==> flow/design.v <==
module AXIS_reg_slice
#(
  parameter DATA_WIDTH = 32
)
(
  input  wire  clk,
  input  wire  reset,
  input  wire                    s_axis_tvalid,
  input  wire [DATA_WIDTH - 1:0] s_axis_tdata,
  output wire                    s_axis_tready,
  output wire                    m_axis_tvalid,
  output wire [DATA_WIDTH - 1:0] m_axis_tdata,
  input  wire                    m_axis_tready
);
  localparam [1:0]  
    IDLE_STATE     = 2'b00,
    INPUT_VALID    = 2'b01,
    WAIT_FOR_SLAVE = 2'b10;
  reg fsm_state = IDLE_STATE;
  reg [DATA_WIDTH - 1:0] s_axis_tdata_reg0, s_axis_tdata_reg1;
  reg s_axis_tdata_reg_sel;  
  assign s_axis_tready = (fsm_state != WAIT_FOR_SLAVE);
  assign m_axis_tvalid = (fsm_state == INPUT_VALID) || (fsm_state == WAIT_FOR_SLAVE);
  assign m_axis_tdata  = (s_axis_tdata_reg_sel) ? s_axis_tdata_reg0 : s_axis_tdata_reg1;
  always @(posedge clk) begin
    if (reset) begin
      s_axis_tdata_reg0    <= {DATA_WIDTH{1'b0}};  
      s_axis_tdata_reg1    <= {DATA_WIDTH{1'b0}};  
      s_axis_tdata_reg_sel <= 1'b0;
      fsm_state            <= IDLE_STATE;
    end else begin
      case(fsm_state)
        IDLE_STATE: begin  
          if (s_axis_tvalid) begin  
            if (s_axis_tdata_reg_sel) begin
              s_axis_tdata_reg1 <= s_axis_tdata;
            end else begin
              s_axis_tdata_reg0 <= s_axis_tdata;
            end
            s_axis_tdata_reg_sel <= ~s_axis_tdata_reg_sel;
            fsm_state <= INPUT_VALID;
          end
        end
        INPUT_VALID: begin  
          if (m_axis_tready && ~s_axis_tvalid) begin
            fsm_state <= IDLE_STATE;
          end else if (~m_axis_tready && s_axis_tvalid) begin
            fsm_state <= WAIT_FOR_SLAVE;
          end else if (m_axis_tready && s_axis_tvalid) begin
            s_axis_tdata_reg_sel <= ~s_axis_tdata_reg_sel;
          end
          if (s_axis_tvalid) begin
            if (s_axis_tdata_reg_sel) begin
              s_axis_tdata_reg1 <= s_axis_tdata;
            end else begin
              s_axis_tdata_reg0 <= s_axis_tdata;
            end
          end
        end
        WAIT_FOR_SLAVE: begin  
          if (m_axis_tready) begin
            s_axis_tdata_reg_sel <= ~s_axis_tdata_reg_sel;
            fsm_state            <= INPUT_VALID;
          end
        end
        default: fsm_state <= IDLE_STATE;
      endcase
    end
  end
endmodule
[Tool chain data of AXIS_reg_slice]
Tool output for the design above, in the order of the flow.
Line numbers count from 1 in the design file above.
Cell names lack the library's common part.
A cell with -- has no value.
Inputs
  top: AXIS_reg_slice
  clock port: clk
  cell library: sky130hd
  corner: tt_025C_1v80

[Word-level counts]
Counts by Yosys on the flattened word-level netlist (proc, flatten, opt, wreduce; memories kept). Register bits leave out memories and registers merged into their read ports (data or address). Print and check cells are left out. Cells with the same type and inputs are merged into one.
Storage and ports
  register bits after elaboration: 66
  bits in latches: 0
  RAM bits: 0
  memory bits (read-only): 0
  word width x clocked read ports: 0
  memories kept: 0
  bits of input ports: 36
  output and inout bits: 34
  word-level cells: 32
Cells by class
  $add $sub $neg: 0
  multiply operators: 0
  divide/modulo/power cells: 0
  $lt $le $gt $ge: 0
  equality and inequality tests: 4
  shift-type cells: 0
  multiplexer cells: 14
  bitwise logic cells: 4
  reductions and logical operators: 6
Operators by type and width (number)
  32-bit 2-to-1 mux: 5
  1-bit 2-to-1 mux: 7
  2-bit != test (second input constant): 3
  1-bit inverter: 4
  2-bit AND reduction: 2
  4-bit AND reduction: 1
  1-bit case mux with 2-bit select: 2
  1-bit logical AND: 3
  2-bit by 1-bit != test with 1-bit output (second input constant): 1

[Longest topological paths]
Depth = most cells in a row (Yosys ltp): at word level without a register or memory, in the mapped netlist without a sequential cell, where the memories' decode and read muxes count.
Depth
  depth in word-level cells: 5
  ABC_AREA: 0
  gate-level depth with buffers: 6
  depth with buffers taken out: 5

[Netlist]
Yosys stat after the flow's synthesis: flattened, memories mapped to cells. It holds for the ABC_AREA given above (unset counts as 0); a run with the other value may have another netlist.
Mapped netlist
  cells in the netlist: 333
  cell area after synthesis: 0.0029165 mm^2
  sequential part of the area: 0.0013213 mm^2
  flip-flops: 66
  buffers: 26
Cell types
  dfxtp_1: number 66, area in all 1.32E+03 um^2
  nand2_1: number 119, area in all 446.678 um^2
  mux2_2: number 32, area in all 360.346 um^2
  a21oi_2: number 30, area in all 262.752 um^2
  a21oi_1: number 35, area in all 175.168 um^2
  buf_2: number 13, area in all 65.062 um^2
  nand2_2: number 10, area in all 62.56 um^2
  buf_6: number 4, area in all 45.043 um^2
  ha_1: number 3, area in all 37.536 um^2
  buf_4: number 4, area in all 30.029 um^2
  buf_12: number 1, area in all 20.019 um^2
  clkbuf_1: number 4, area in all 15.014 um^2
  nor2b_1: number 2, area in all 12.512 um^2
  or2b_4: number 1, area in all 11.261 um^2
  nor3_1: number 2, area in all 10.01 um^2
  nor4bb_1: number 1, area in all 10.01 um^2
  and2_4: number 1, area in all 8.758 um^2
  inv_1: number 2, area in all 7.507 um^2
Not listed: further types 3, cells in them 3.

[Path before layout]
OpenSTA on the mapped netlist: ideal clock, no wires. The path of least setup slack (recovery checks aside). Input and output delay are each 20% of the period. Register names are those of the netlist, which keeps one name where synthesis merged equal registers.
Timing post-synthesis
  path type: register to output
  start point: register s_axis_tdata_reg_sel
  end point: output m_axis_tdata[0]
  clock period: 1.4 ns
  output delay: 0.280 ns
  launch time at the first pin: 0.000 ns
  arrival time: 1.026 ns
  data required time: 1.120 ns
  slack: 0.094 ns
  path delay: 1.026 ns
  driving pins on the path: 4
  buffers on the path: 2
  period reached after synthesis: 1.306 ns
"path delay" = arrival - input delay + setup time.
At an output port there is no setup time.
"driving pins on the path" counts driving pins, that of a launching flip-flop among them; a cell with two outputs on the path counts twice.
"period reached after synthesis" = period - worst setup slack (recovery checks aside). The figure is calculated, with input and output delays left at 20% of the set period.
The rows between start and end are the longest chain of elaborated cells between them; the timing report does not say that the signal goes this way. Where chains are equally long, one stands for them.
A line is the first line of the expression or statement that the cell stems from. Yosys adds cells for indexed reads and writes and turns some case tables into memories.
At most two assigning lines are given for a register; there are more.
On the way, post-synthesis
  cell sequence: dfxtp_1 -> buf_6 -> buf_2 -> mux2_2
  length of the longest elaborated chain: 1
  elaborated cells on any way between the ends: 1
  source lines of those cells: 1
  classes of those cells: mux (1)
Ends and longest elaborated chain, post-synthesis
  from (decl): RTL line 21  | reg s_axis_tdata_reg_sel;
  from (assign): RTL line 40  | s_axis_tdata_reg_sel <= ~s_axis_tdata_reg_sel;
  from (assign): RTL line 50  | s_axis_tdata_reg_sel <= ~s_axis_tdata_reg_sel;
  32-bit 2-to-1 mux: RTL line 24  | assign m_axis_tdata  = (s_axis_tdata_reg_sel) ? s_axis_tdata_reg0 : s_axis_tdata_reg1;
  to (decl): RTL line 12  | output wire [DATA_WIDTH - 1:0] m_axis_tdata,

[Timing after layout]
Path of least setup slack in the final report of entry A (OpenROAD, finished layout, wires in). Where an end is a register, its clock arrival counts in the times.
Timing after layout
  path type: register to output
  start point: register s_axis_tdata_reg_sel
  end point: output m_axis_tdata[25]
  clock period: 1.22 ns
  output delay: 0.24 ns
  launch time at the first pin: 0.33 ns
  arrival time: 1.45 ns
  data required time: 0.98 ns
  slack: -0.47 ns
  driving pins on the path: 5
  buffers on the path: 3
The rows between start and end are the longest chain of elaborated cells between them; the timing report does not say that the signal goes this way. Where chains are equally long, one stands for them.
At most two assigning lines are given for a register; there are more.
On the way, after layout
  cell sequence: dfxtp_4 -> buf_12 -> buf_12 -> mux2_4 -> buf_6
  length of the longest elaborated chain: 1
  elaborated cells on any way between the ends: 1
  source lines of those cells: 1
  classes of those cells: mux (1)
Ends and longest elaborated chain, after layout
  from (decl): RTL line 21  | reg s_axis_tdata_reg_sel;
  from (assign): RTL line 40  | s_axis_tdata_reg_sel <= ~s_axis_tdata_reg_sel;
  from (assign): RTL line 50  | s_axis_tdata_reg_sel <= ~s_axis_tdata_reg_sel;
  32-bit 2-to-1 mux: RTL line 24  | assign m_axis_tdata  = (s_axis_tdata_reg_sel) ? s_axis_tdata_reg0 : s_axis_tdata_reg1;
  to (decl): RTL line 12  | output wire [DATA_WIDTH - 1:0] m_axis_tdata,

# Flow runs of AXIS_reg_slice

Design AXIS_reg_slice on sky130hd. What follows are 2 stored runs of the flow, each under its own settings; their order means nothing. The constraints put input and output delay at 20% of the set period each and load the outputs with 0.01 pF.
"period achieved" = clock period - worst setup slack. The figure is calculated, with input and output delays left at 20% of the set period.
"time on the worst setup path" means the part of the period allowed to the worst setup path (the constraints hold back 20% at inputs and 20% at outputs) less its slack; where the path has registers, the arrival times of their clocks count too.
"total power of the final layout" rests on the timing tool's default activity at the inputs, not on a simulated workload.

==> entry A: settings <==
{ "period_ns": 1.22, "CORE_UTILIZATION": 28, "SETUP_SLACK_MARGIN": 0.02, "PLACE_DENSITY": 0.87, "HOLD_SLACK_MARGIN": 0.16, "CORE_ASPECT_RATIO": 0.91, "CORE_MARGIN": 4, "CTS_CLUSTER_SIZE": 17, "SLEW_MARGIN": 15, "MIN_ROUTING_LAYER": "met2", "MAX_ROUTING_LAYER": "met5", "CAP_MARGIN": 20 }
==> entry A: results <==
period achieved: 1.689 ns
post-route worst hold slack: 0.392 ns
post-layout utilization: 51.5 %
time on the worst setup path: 1.45 ns
critical path type: register to output
total negative setup slack: -25.284 ns
chip area in the Yosys report: 0.0029165 mm^2
worst setup slack after layout: -0.469 ns
standard-cell area after layout: 0.00523 mm^2
total power of the final layout: 6,710 µW
area of the die: 0.0121148 mm^2

==> entry B: settings <==
{ "period_ns": 2.48, "CORE_UTILIZATION": 63, "SETUP_SLACK_MARGIN": 0.23, "CORE_MARGIN": 6, "CTS_CLUSTER_SIZE": 80, "CTS_CLUSTER_DIAMETER": 122, "CAP_MARGIN": 0, "MIN_ROUTING_LAYER": "met2", "SLEW_MARGIN": 20 }
==> entry B: results <==
period achieved: 2.198 ns
post-route worst hold slack: 0.456 ns
post-layout utilization: 87.9 %
time on the worst setup path: 1.70 ns
critical path type: register to output
total negative setup slack: 0.000 ns
chip area in the Yosys report: 0.0029165 mm^2
worst setup slack after layout: 0.282 ns
standard-cell area after layout: 0.0038537 mm^2
total power of the final layout: 2,534 µW
area of the die: 0.0064064 mm^2
